==> flow/design.v <==
module L2RnR2L(clk8,reset8,frame_busy,cmd_inst,cmd_data,neo_size,sizeplus1,
   l2r_data,l2r_done,l2r_go);
   input clk8;
   input reset8;
   input frame_busy;
   input [3:0] cmd_inst;
   input [27:0] cmd_data;
   input [7:0] neo_size;
   input [7:0] sizeplus1;
   output l2r_done;
   output [25:0] l2r_data;
   output l2r_go;
   reg l2r_done;
   reg [25:0] l2r_data;
   reg l2r_go;
   reg [25:0] data_buf;
   reg [3:0] rite_blu;
   reg [3:0] rite_grn;
   reg [3:0] rite_red;
   reg [3:0] left_blu;
   reg [3:0] left_grn;
   reg [3:0] left_red;
   reg [4:0] mix_blu_int;
   reg [4:0] mix_grn_int;
   reg [4:0] mix_red_int;
   reg [3:0] nx_rite_blu;
   reg [3:0] nx_rite_grn;
   reg [3:0] nx_rite_red;
   reg [3:0] nx_left_blu;
   reg [3:0] nx_left_grn;
   reg [3:0] nx_left_red;
   reg [3:0] mix_blu;
   reg [3:0] mix_grn;
   reg [3:0] mix_red;
   wire [3:0] nx_mix_blu;
   wire [3:0] nx_mix_grn;
   wire [3:0] nx_mix_red;
   reg [2:0] num_lites;
   reg [4:0] address;
   reg [11:0] random;
   reg [3:0] mainsm;
   reg calc_start;
   reg calc_addr;
   reg calc_lim;
   reg do_compare;
   reg sel_color;
   reg [3:0] iteraysm;
   reg [4:0] num_lite_less1;
   reg [4:0] inner_rite_lite;
   reg [4:0] inner_rite_lim;
   reg [4:0] iteray;
   reg iteray_up;
   reg iteray_en;
   reg iteray_done;
   reg [2:0] colorsm;
   reg calc_randnum;
   reg calc_color;
   reg calc_mix;
   wire feedback = random[10] ~^ random[9];  
   reg [4:0] left_addr_lo;
   reg [4:0] left_addr_hi;
   reg [4:0] rite_addr_lo;
   reg [4:0] rite_addr_hi;
   reg left_cmp_lo;
   reg left_cmp_hi;
   reg rite_cmp_lo;
   reg rite_cmp_hi;
   reg [1:0] cmp;
   wire [1:0] cmp_int;
	reg [7:0] brite;	 
	reg [7:0] briter;	 
   localparam black = 4'h0;
   localparam s_init  = 4'b0000;
   localparam s_start = 4'b0001;
   localparam s_addr  = 4'b0011;
   localparam s_lim   = 4'b0010;
   localparam s_cmp   = 4'b0110;
   localparam s_color = 4'b0111;
   localparam s_go    = 4'b0101;
   localparam s_busy  = 4'b0100;
   localparam s_done  = 4'b1100;
   localparam s_cmd   = 4'b1001;
   localparam i_init  = 4'b0000;
   localparam i_start = 4'b0001;
   localparam i_addr  = 4'b0011;
   localparam i_loop  = 4'b0111;
   localparam i_iter  = 4'b1111;
   localparam i_next  = 4'b1011;
   localparam i_pause = 4'b0110;
   localparam c_init  = 3'b000;
   localparam c_num   = 3'b001;
   localparam c_color = 3'b011;
   localparam c_mix   = 3'b010;
   localparam c_wait  = 3'b110;
   localparam zero  = 2'b00;
   localparam seven = 2'b01;
   localparam eight = 2'b10;
   localparam fs    = 2'b11;
   localparam cmp_black = 2'b00;
   localparam cmp_rite  = 2'b01;
   localparam cmp_left  = 2'b10;
   localparam cmp_mix   = 2'b11;
   always @ (posedge clk8 or posedge reset8)
   begin
      if (reset8)
         begin
            l2r_done   <= 1'b0;
            l2r_go     <= 1'b0;
            num_lites  <= 3'b000;
				brite		  <= 8'h08;
            calc_start <= 1'b0;
            calc_addr  <= 1'b0;
            calc_lim   <= 1'b0;
            do_compare <= 1'b0;
            sel_color  <= 1'b0;
            mainsm     <= s_init;
         end
      else
         case (mainsm)
            s_init:
               begin
                  num_lites <= cmd_data[22:20];
						brite 	 <= cmd_data[19:12];
                  if (cmd_inst == 4'h6)
                     mainsm <= s_start;
               end
            s_start:
               begin
                  calc_start <= 1'b1;  
                  mainsm     <= s_addr;
               end
            s_addr:
               begin
                  calc_start <= 1'b0;
                  mainsm     <= s_lim;
               end
            s_lim:
               begin
                  calc_lim   <= 1'b1;
                  mainsm     <= s_cmp;
               end
            s_cmp:
               begin
                  calc_lim   <= 1'b0;
                  do_compare <= 1'b1;
                  mainsm     <= s_color;
               end
            s_color:
               begin
                  do_compare <= 1'b0;
                  sel_color  <= 1'b1;
                  mainsm     <= s_go;
               end
            s_go:
               begin
                  sel_color  <= 1'b0;
                  l2r_go     <= 1'b1;
                  if (frame_busy == 1)
                     mainsm <= s_busy;
               end
            s_busy:
               begin
                  l2r_go <= 1'b0;
                  if (frame_busy == 0)
                     mainsm <= s_done;
               end
            s_done:
               begin
                  calc_addr <= 1'b1;
                  l2r_done  <= 1'b1;
                  mainsm    <= s_cmd;
               end
            s_cmd:
               begin
                  calc_addr <= 1'b0;
                  l2r_done  <= 1'b0;
                  num_lites <= cmd_data[22:20];
						brite 	 <= cmd_data[19:12];
                  if (cmd_inst == 4'h6)
                     mainsm <= s_start;
               end
            default:
               begin
                  l2r_go <= 1'b0;
                  mainsm <= s_cmd;
               end
         endcase
   end
   always @ (posedge clk8 or posedge reset8)
   begin
      if (reset8)
         address <= 5'b00000;
      else
         if (calc_addr)
            begin
               if (address == neo_size[4:0])  
                  address <= 5'b00000;  
               else
                  address <= address + 1'b1;
            end
   end
   always @ (posedge clk8 or posedge reset8)
   begin
      if (reset8)
         begin
            left_addr_lo <= 5'b00000;
            left_addr_hi <= 5'b00000;
            rite_addr_lo <= 5'b00000;
            rite_addr_hi <= 5'b00000;
         end
      else
         if (calc_lim)
            begin
               left_addr_lo <= iteray;
               left_addr_hi <= num_lites + iteray;  
               rite_addr_lo <= inner_rite_lim - iteray;  
               rite_addr_hi <= neo_size[4:0] - iteray;  
            end
   end
   always @ (posedge clk8 or posedge reset8)
   begin
      if (reset8)
         begin
            left_cmp_lo <= 1'b0;
            left_cmp_hi <= 1'b0;
            rite_cmp_lo <= 1'b0;
            rite_cmp_hi <= 1'b0;
         end
      else
         if (do_compare)
            begin
               begin
                  if (address >= left_addr_lo)
                     left_cmp_lo <= 1'b1;
                  else
                     left_cmp_lo <= 1'b0;
               end
               begin
                  if (address <= left_addr_hi)
                     left_cmp_hi <= 1'b1;
                  else
                     left_cmp_hi <= 1'b0;
               end
               begin
                  if (address >= rite_addr_lo)
                     rite_cmp_lo <= 1'b1;
                  else
                     rite_cmp_lo <= 1'b0;
               end
               begin
                  if (address <= rite_addr_hi)
                     rite_cmp_hi <= 1'b1;
                  else
                     rite_cmp_hi <= 1'b0;
               end
            end
   end
   assign cmp_int = {left_cmp_lo & left_cmp_hi, rite_cmp_lo & rite_cmp_hi};
   always @ (cmp_int)
   begin
      cmp <= cmp_int;
   end
	always @ (posedge clk8 or posedge reset8)
   begin
      if (reset8)
         briter <= 8'h0C; 
		else
			begin
				if (calc_start)
					briter <= brite + {1'b0, brite[7:1]};
			end
	end
   always @ (posedge clk8 or posedge reset8)
   begin
      if (reset8)
         begin
            num_lite_less1  <= 5'b00000;
            inner_rite_lite <= 5'b00000;
            inner_rite_lim  <= 5'b00000;
            iteray_en       <= 1'b0;
            iteray_done     <= 1'b0;
            iteraysm        <= i_init;
         end
      else
         case (iteraysm)
            i_init:
               begin
                  iteray_en       <= 1'b0;
                  iteray_done     <= 1'b0;
                  if (sel_color)
                     iteraysm     <= i_start;
               end
            i_start:
               begin
                  num_lite_less1  <= num_lites - 3'b001;
                  inner_rite_lite <= sizeplus1[4:0] - num_lites; 
                  inner_rite_lim  <= neo_size[4:0] - num_lites; 
                  iteraysm        <= i_addr;
               end
            i_addr:
               begin
                  if (address[4:3] == 2'b01)
                     iteraysm <= i_loop;
               end
            i_loop:
               begin
                  if (iteray_up == 1'b0 && iteray == 5'b00000)
                     iteraysm <= i_pause;  
                  else
                     iteraysm <= i_iter;  
               end
            i_iter:
               begin
                  iteray_en <= 1'b1;
                  iteraysm  <= i_next;
               end
            i_next:
               begin
                  iteray_en <= 1'b0;
                  if (address[4] == 1'b1)
                     iteraysm <= i_addr;  
               end
            i_pause:
               begin
                  iteray_done <= 1'b1;
                  if (address == neo_size[4:0] && calc_addr == 1'b1)
                     iteraysm <= i_init;  
               end
            default:
               begin
                  iteraysm <= i_init;
               end
         endcase
   end
   always @ (posedge clk8 or posedge reset8)
   begin
      if (reset8)
         begin
            iteray    <= 5'b00000;
            iteray_up <= 1'b1;
         end
      else
         begin
            begin
               if (iteray_en == 1'b1 && iteray == inner_rite_lite)
                  iteray_up <= 1'b0;
               else if (iteray_done == 1'b1)
                  iteray_up <= 1'b1;
            end
            if (iteray_en)
               begin
                  if (iteray_up == 1'b1 && iteray < inner_rite_lite)
                     iteray <= iteray + 1'b1;
                  else
                     iteray <= iteray - 1'b1;
               end
         end
   end
   always @ (posedge clk8 or posedge reset8)
   begin
      if (reset8)
         begin
            calc_randnum <= 1'b0;
            calc_color   <= 1'b0;
            calc_mix     <= 1'b0;
            colorsm      <= c_init;
         end
      else
         case (colorsm)
            c_init:
               begin
                  calc_randnum <= 1'b0;
                  calc_color   <= 1'b0;
                  calc_mix     <= 1'b0;
                  if (address[4] == 1'b1)
                     colorsm <= c_num;
               end
            c_num:
               begin
                  calc_randnum <= 1'b1;
                  colorsm      <= c_color;
               end
            c_color:
               begin
                  calc_randnum <= 1'b0;
                  calc_color   <= 1'b1;
                  colorsm      <= c_mix;
               end
            c_mix:
               begin
                  calc_color   <= 1'b0;
                  calc_mix     <= 1'b1;
                  colorsm      <= c_wait;
               end
            c_wait:
               begin
                  calc_mix     <= 1'b0;
                  if (address[4] == 1'b0)
                     colorsm <= c_init;
               end
            default:
               colorsm <= c_init;
         endcase
   end
   always @ (posedge clk8 or posedge reset8)
   begin
      if (reset8)
         random <= 12'h563;  
      else
         begin
            if (calc_randnum)
               random <= {random[10:0], feedback};  
         end
   end
   always @ (posedge clk8 or posedge reset8)
   begin
      if (reset8)
         begin
            nx_rite_blu <= 4'h0;
            nx_rite_grn <= 4'h0;
            nx_rite_red <= 4'h0;
            nx_left_blu <= 4'h0;
            nx_left_grn <= 4'h0;
            nx_left_red <= 4'h0;
         end
      else
         begin
            if (calc_color)
               begin
                  case (random[11:10])
                     3'b00:
                        begin
                           nx_rite_blu <= 4'h0;
                           nx_rite_grn <= 4'h0;
                           nx_rite_red <= 4'hF;
                           nx_left_blu <= 4'h0;
                           nx_left_grn <= 4'h8;
                           nx_left_red <= 4'h0;
                        end
                     3'b01:
                        begin
                           nx_rite_blu <= 4'h0;
                           nx_rite_grn <= 4'h0;
                           nx_rite_red <= 4'hF;
                           nx_left_blu <= 4'h8; 
                           nx_left_grn <= 4'h0;
                           nx_left_red <= 4'h0;
                        end
                     3'b10:
                        begin
                           nx_rite_blu <= 4'h8;
                           nx_rite_grn <= 4'h0;
                           nx_rite_red <= 4'hF;
                           nx_left_blu <= 4'h0;
                           nx_left_grn <= 4'h8;
                           nx_left_red <= 4'hF;
                        end
                     3'b11:
                        begin
                           nx_rite_blu <= 4'h0;
                           nx_rite_grn <= 4'hF;
                           nx_rite_red <= 4'h0;
                           nx_left_blu <= 4'h8;
                           nx_left_grn <= 4'h0;
                           nx_left_red <= 4'h0;
                        end
                  endcase
               end
         end
   end
   always @ (posedge clk8 or posedge reset8)
   begin
      if (reset8)
         begin
            mix_blu_int <= 5'b00000;
            mix_grn_int <= 5'b00000;
            mix_red_int <= 5'b00000;
         end
      else
         if (calc_mix)
            begin
               mix_blu_int <= nx_rite_blu + nx_left_blu;
               mix_grn_int <= nx_rite_grn + nx_left_grn;
               mix_red_int <= nx_rite_red + nx_left_red;
            end
   end
   assign nx_mix_blu = mix_blu_int[4] ? 4'hF : mix_blu_int[3:0];
   assign nx_mix_grn = mix_grn_int[4] ? 4'hF : mix_grn_int[3:0];
   assign nx_mix_red = mix_red_int[4] ? 4'hF : mix_red_int[3:0];
   always @ (posedge clk8 or posedge reset8)
   begin
      if (reset8)
         begin
            rite_blu <= 4'h0;
            rite_grn <= 4'hF;
            rite_red <= 4'h0;
            left_blu <= 4'h0;
            left_grn <= 4'h0;
            left_red <= 4'hF;
            mix_blu  <= 4'h0;
            mix_grn  <= 4'hF;
            mix_red  <= 4'hF;
         end
      else
         begin
            if (iteray_done == 1'b1)
               begin
                  rite_blu <= nx_rite_blu;
                  rite_grn <= nx_rite_grn;
                  rite_red <= nx_rite_red;
                  left_blu <= nx_left_blu;
                  left_grn <= nx_left_grn;
                  left_red <= nx_left_red;
                  mix_blu  <= nx_mix_blu;
                  mix_grn  <= nx_mix_grn;
                  mix_red  <= nx_mix_red;
               end
         end
   end  
   always @ (posedge clk8 or posedge reset8)
   begin
      if (reset8)
         begin
            l2r_data <= 26'h0000000;
         end
      else
         begin
            if (sel_color)
               begin
                  case (cmp)
                     cmp_black:
                        begin
                           l2r_data <= {1'b0, address, brite, black, black, black};
                        end
                     cmp_rite:
                        begin
                           l2r_data <= {1'b0, address, brite, rite_blu, rite_grn, rite_red};
                        end
                     cmp_left:
                        begin
                           l2r_data <= {1'b0, address, brite, left_blu, left_grn, left_red};
                        end
                     cmp_mix:
                        begin
                           l2r_data <= {1'b0, address, briter, mix_blu, mix_grn, mix_red};
                        end
                  endcase
               end
         end
   end
endmodule            
## From RTL to reports: L2RnR2L

Tool output for the design above, in the order of the flow.
Lines are those of the file above, counted from 1.
A cell with -- has no value.

| inputs | value |
|---|---|
| top module | L2RnR2L |
| clock | clk8 |
| standard-cell library | sky130hd |
| timing corner | tt_025C_1v80 |

## After elaboration

Yosys after proc, flatten, opt, wreduce and memory -nomap, before mapping. Memory bits, and registers merged into a memory's read port (data or address), are not among the register bits. Print and check cells are not counted. Equal cells are merged and count once.

| cells by class | value |
|---|---|
| bitwise gates (word level) | 4 |
| eq/ne operators | 38 |
| mux-type cells | 42 |
| reductions and logical operators | 34 |
| $lt $le $gt $ge | 5 |
| add/subtract/negate cells | 12 |

Operators by type and width:

| operator | number |
|---|---|
| 26-bit case mux with 4-bit select | 1 |
| 4-bit case mux with 2-bit select | 6 |
| 4-bit two-way mux | 11 |
| 4-bit case mux with 8-bit select | 1 |
| 4-bit by 3-bit equality test with 1-bit output (second input constant) | 7 |
| 4-bit case mux with 7-bit select | 1 |
| 2-bit nonzero test | 11 |
| 1-bit case mux with 2-bit select | 11 |
| 2-bit != test (second input constant) | 8 |
| 4-bit equality test (second input constant) | 4 |
| 4-bit by 4-bit adder with 5-bit output | 3 |
| 3-bit case mux with 5-bit select | 1 |
| 2-bit OR reduction | 7 |
| 4-bit by 2-bit equality test with 1-bit output (second input constant) | 3 |
| 5-bit by 1-bit adder with 5-bit output (second input constant) | 2 |
| 5-bit by 3-bit subtractor with 5-bit output | 2 |
| 5-bit subtractor | 2 |
| 5-bit greater-or-equal comparator | 2 |
| 5-bit <= comparator | 2 |
| 5-bit equality test | 2 |
| 5-bit two-way mux | 2 |
| 2-bit equality test (second input constant) | 4 |
| 4-bit by 1-bit equality test with 1-bit output (second input constant) | 2 |
| 4-bit zero test | 2 |
| 8-bit by 7-bit adder with 8-bit output | 1 |
| 8-bit OR reduction | 1 |
| 2-bit by 1-bit equality test with 1-bit output (second input constant) | 3 |
| 3-bit by 2-bit equality test with 1-bit output (second input constant) | 2 |

Other operator kinds: 19; their cells: 31.

| bit counts | value |
|---|---|
| cells after elaboration | 185 |
| bits in registers | 199 |
| input bits | 51 |
| output and inout port bits | 28 |

## Depth

Longest topological path by Yosys (ltp), each cell counted once; first at word level (registers and memories cut), then after technology mapping (sequential cells cut; the memories' decode and read muxes count).

| logic depth | value |
|---|---|
| depth after elaboration | 4 |
| ABC_AREA | 0 |
| gate-level depth with buffers | 11 |
| mapped depth without buffers | 11 |

## Mapped cells and area

Source: synth_stat.txt of the flow (Yosys; design flattened, memories mapped). It holds for the ABC_AREA given above (unset counts as 0); a run with the other value may have another netlist.
Totals and module areas in this step are rounded.

Cell types:

| cell type | number | total area (sq um) |
|---|---|---|
| sky130_fd_sc_hd__dfrtp_1 | 135 | 3,378.24 |
| sky130_fd_sc_hd__ha_1 | 57 | 713.184 |
| sky130_fd_sc_hd__mux2_2 | 49 | 551.779 |
| sky130_fd_sc_hd__dfstp_2 | 19 | 499.229 |
| sky130_fd_sc_hd__nor2_1 | 75 | 281.52 |
| sky130_fd_sc_hd__a21oi_1 | 49 | 245.235 |
| sky130_fd_sc_hd__inv_1 | 61 | 228.97 |
| sky130_fd_sc_hd__xnor2_1 | 22 | 192.685 |
| sky130_fd_sc_hd__mux2i_1 | 17 | 170.163 |
| sky130_fd_sc_hd__a21o_1 | 21 | 157.651 |
| sky130_fd_sc_hd__fa_1 | 7 | 140.134 |
| sky130_fd_sc_hd__o21ai_0 | 27 | 135.13 |
| sky130_fd_sc_hd__nand2_1 | 29 | 108.854 |
| sky130_fd_sc_hd__xor2_1 | 12 | 105.101 |
| sky130_fd_sc_hd__nor3_1 | 11 | 55.053 |
| sky130_fd_sc_hd__buf_4 | 7 | 52.55 |
| sky130_fd_sc_hd__clkbuf_1 | 13 | 48.797 |
| sky130_fd_sc_hd__nor2b_1 | 7 | 43.792 |

Not listed: further types 30, cells in them 69.

| mapped netlist | value |
|---|---|
| standard cells after synthesis | 687 |
| buffers | 29 |
| sequential area | 3,880 sq um |
| mapped area | 7,580 sq um |
| flip-flop cells | 154 |

## Worst setup path after synthesis

Source: OpenSTA report_checks on the synthesized netlist (no wires, ideal clock, input and output delay 20% of the period each), path of least setup slack; recovery checks are left aside. Register names are those of the netlist, which keeps one name where synthesis merged equal registers.

| path after synthesis | value |
|---|---|
| path type | register to register |
| from | register iteray[1] |
| to | register iteray[4] |
| setup slack | 3.388 ns |
| stages on the path | 11 |
| clock period | 6.03 ns |
| delay of the path | 2.642 ns |
| required time | 5.907 ns |
| data arrival time | 2.519 ns |
| time at the first pin | 0.000 ns |
| path buffers | 0 |
| library setup time | 0.123 ns |
| synthesis period reached | 2.642 ns |

"delay of the path" is the arrival time less input delay plus setup time.
"stages on the path" counts driving pins, that of a launching flip-flop among them; a cell with two outputs on the path counts twice.
"synthesis period reached" is the clock period less the worst setup slack; recovery checks do not enter. This is arithmetic on one report: input and output delays are still those of the set period (20% each).
The rows between start and end are the longest chain of elaborated cells between them; the timing report does not say that the signal goes this way. Where chains are equally long, one stands for them.
A line is the first line of the expression or statement that the cell stems from. Yosys adds cells for indexed reads and writes and turns some case tables into memories.
A register here has more assigning lines than the two given.

| on the way, after synthesis | value |
|---|---|
| path through | sky130_fd_sc_hd__dfrtp_1 -> sky130_fd_sc_hd__ha_1 -> sky130_fd_sc_hd__a211oi_1 -> sky130_fd_sc_hd__nor2_1 -> sky130_fd_sc_hd__or3_1 -> sky130_fd_sc_hd__fa_1 -> sky130_fd_sc_hd__a21o_1 -> sky130_fd_sc_hd__a21oi_1 -> sky130_fd_sc_hd__o31a_1 -> sky130_fd_sc_hd__o21ai_1 -> sky130_fd_sc_hd__xnor2_1 |
| cells in the longest elaborated chain | 3 |
| elaborated cells between the ends (all ways) | 5 |
| RTL lines with such cells | 3 |
| those cells by class | add/sub (2); compare (1); mux (1); reduce/logical (1) |

RTL lines, path after synthesis:

| element | line | RTL |
|---|---|---|
| start: declaration | 51 | `reg [4:0] iteray;` |
| start: assignment | 353 | `iteray <= iteray + 1'b1;` |
| start: assignment | 355 | `iteray <= iteray - 1'b1;` |
| 5-bit less-than comparator | 352 | `if (iteray_up == 1'b1 && iteray < inner_rite_lite)` |
| 1-bit logical AND | 352 |  |
| 5-bit two-way mux | 352 |  |
| end: assignment | 353 |  |
| end: assignment | 355 |  |
| end: declaration | 51 |  |

## Worst path after layout

Path of least setup slack in the final report of run 1 (OpenROAD, finished layout, wires in). Where an end is a register, its clock arrival counts in the times.

| path post-layout | value |
|---|---|
| path type | register to register |
| from | register inner_rite_lite[3] |
| to | register iteray[4] |
| setup slack | -0.66 ns |
| data arrival time | 2.85 ns |
| required time | 2.19 ns |
| path buffers | 0 |
| stages on the path | 12 |
| clock period | 1.86 ns |
| time at the first pin | 0.42 ns |
| library setup time | 0.08 ns |

The rows between start and end are the longest chain of elaborated cells between them; the timing report does not say that the signal goes this way. Where chains are equally long, one stands for them.
A register here has more assigning lines than the two given.

| on the way, post-layout | value |
|---|---|
| path through | sky130_fd_sc_hd__dfrtp_1 -> sky130_fd_sc_hd__inv_1 -> sky130_fd_sc_hd__ha_4 -> sky130_fd_sc_hd__nand4_1 -> sky130_fd_sc_hd__nor2_2 -> sky130_fd_sc_hd__or3_4 -> sky130_fd_sc_hd__fa_2 -> sky130_fd_sc_hd__a21o_1 -> sky130_fd_sc_hd__a21oi_2 -> sky130_fd_sc_hd__o31a_1 -> sky130_fd_sc_hd__o21ai_2 -> sky130_fd_sc_hd__xnor2_1 |
| cells in the longest elaborated chain | 3 |
| elaborated cells between the ends (all ways) | 3 |
| RTL lines with such cells | 1 |
| those cells by class | compare (1); mux (1); reduce/logical (1) |

RTL lines, path post-layout:

| element | line | RTL |
|---|---|---|
| start: declaration | 49 | `reg [4:0] inner_rite_lite;` |
| start: assignment | 278 | `inner_rite_lite <= 5'b00000;` |
| start: assignment | 296 | `inner_rite_lite <= sizeplus1[4:0] - num_lites;` |
| 5-bit less-than comparator | 352 | `if (iteray_up == 1'b1 && iteray < inner_rite_lite)` |
| 1-bit logical AND | 352 |  |
| 5-bit two-way mux | 352 |  |
| end: assignment | 353 | `iteray <= iteray + 1'b1;` |
| end: assignment | 355 | `iteray <= iteray - 1'b1;` |
| end: declaration | 51 | `reg [4:0] iteray;` |

Add stored flow runs of L2RnR2L

Top module L2RnR2L; platform sky130hd; tools Yosys and OpenROAD; 2 stored runs in no particular order. Input and output delays are each 20% of the period that was set; the output load is 0.01 pF.
By "achieved clock period" is meant the clock period of the run minus its worst setup slack. This is arithmetic on one report: input and output delays are still those of the set period (20% each).
By "critical path time" is meant the share of the clock period that the worst setup path is allowed (20% is reserved at inputs, 20% at outputs), minus its slack. Clock arrival times at its registers enter into it.
By "power" is meant OpenSTA's value without simulated activity: inputs other than the clock are taken to toggle once in ten clock periods, and the tool carries that through the logic.
The results are shown rounded.

#### Run 1

| setting | value |
|---|---|
| period_ns | `1.86` |
| CORE_UTILIZATION | `33` |
| SETUP_SLACK_MARGIN | `0.06` |
| HOLD_SLACK_MARGIN | `0.23` |
| CORE_ASPECT_RATIO | `1.36` |
| CELL_PAD_IN_SITES_GLOBAL_PLACEMENT | `1` |
| SLEW_MARGIN | `35` |
| MIN_ROUTING_LAYER | `met1` |
| CAP_MARGIN | `20` |
| CORE_MARGIN | `2` |

| result | value |
|---|---|
| post-route setup TNS | -1.93 ns |
| critical path time | 2.52 ns |
| critical path type | register to register |
| chip area after synthesis (Yosys) | 7,580 sq um |
| area of the standard cells in the finished layout | 9,780 sq um |
| worst hold slack in the final report | 0.378 ns |
| final design utilization | 43.4% |
| worst setup slack after layout | -0.656 ns |
| overall die area | 24,200 sq um |
| achieved clock period | 2.516 ns |
| power | 17.4 mW |

#### Run 2

| setting | value |
|---|---|
| period_ns | `3.79` |
| CORE_UTILIZATION | `28` |
| PLACE_DENSITY | `0.7` |
| CORE_ASPECT_RATIO | `0.63` |
| CELL_PAD_IN_SITES_GLOBAL_PLACEMENT | `1` |
| CTS_CLUSTER_SIZE | `46` |
| CTS_CLUSTER_DIAMETER | `198` |
| CAP_MARGIN | `40` |
| MAX_ROUTING_LAYER | `met5` |
| CORE_MARGIN | `2` |
| SLEW_MARGIN | `20` |

| result | value |
|---|---|
| post-route setup TNS | 0.000 ns |
| critical path time | 3.00 ns |
| critical path type | register to register |
| chip area after synthesis (Yosys) | 7,580 sq um |
| area of the standard cells in the finished layout | 9,090 sq um |
| worst hold slack in the final report | 0.379 ns |
| final design utilization | 34.4% |
| worst setup slack after layout | 0.790 ns |
| overall die area | 28,400 sq um |
| achieved clock period | 3.000 ns |
| power | 7.60 mW |
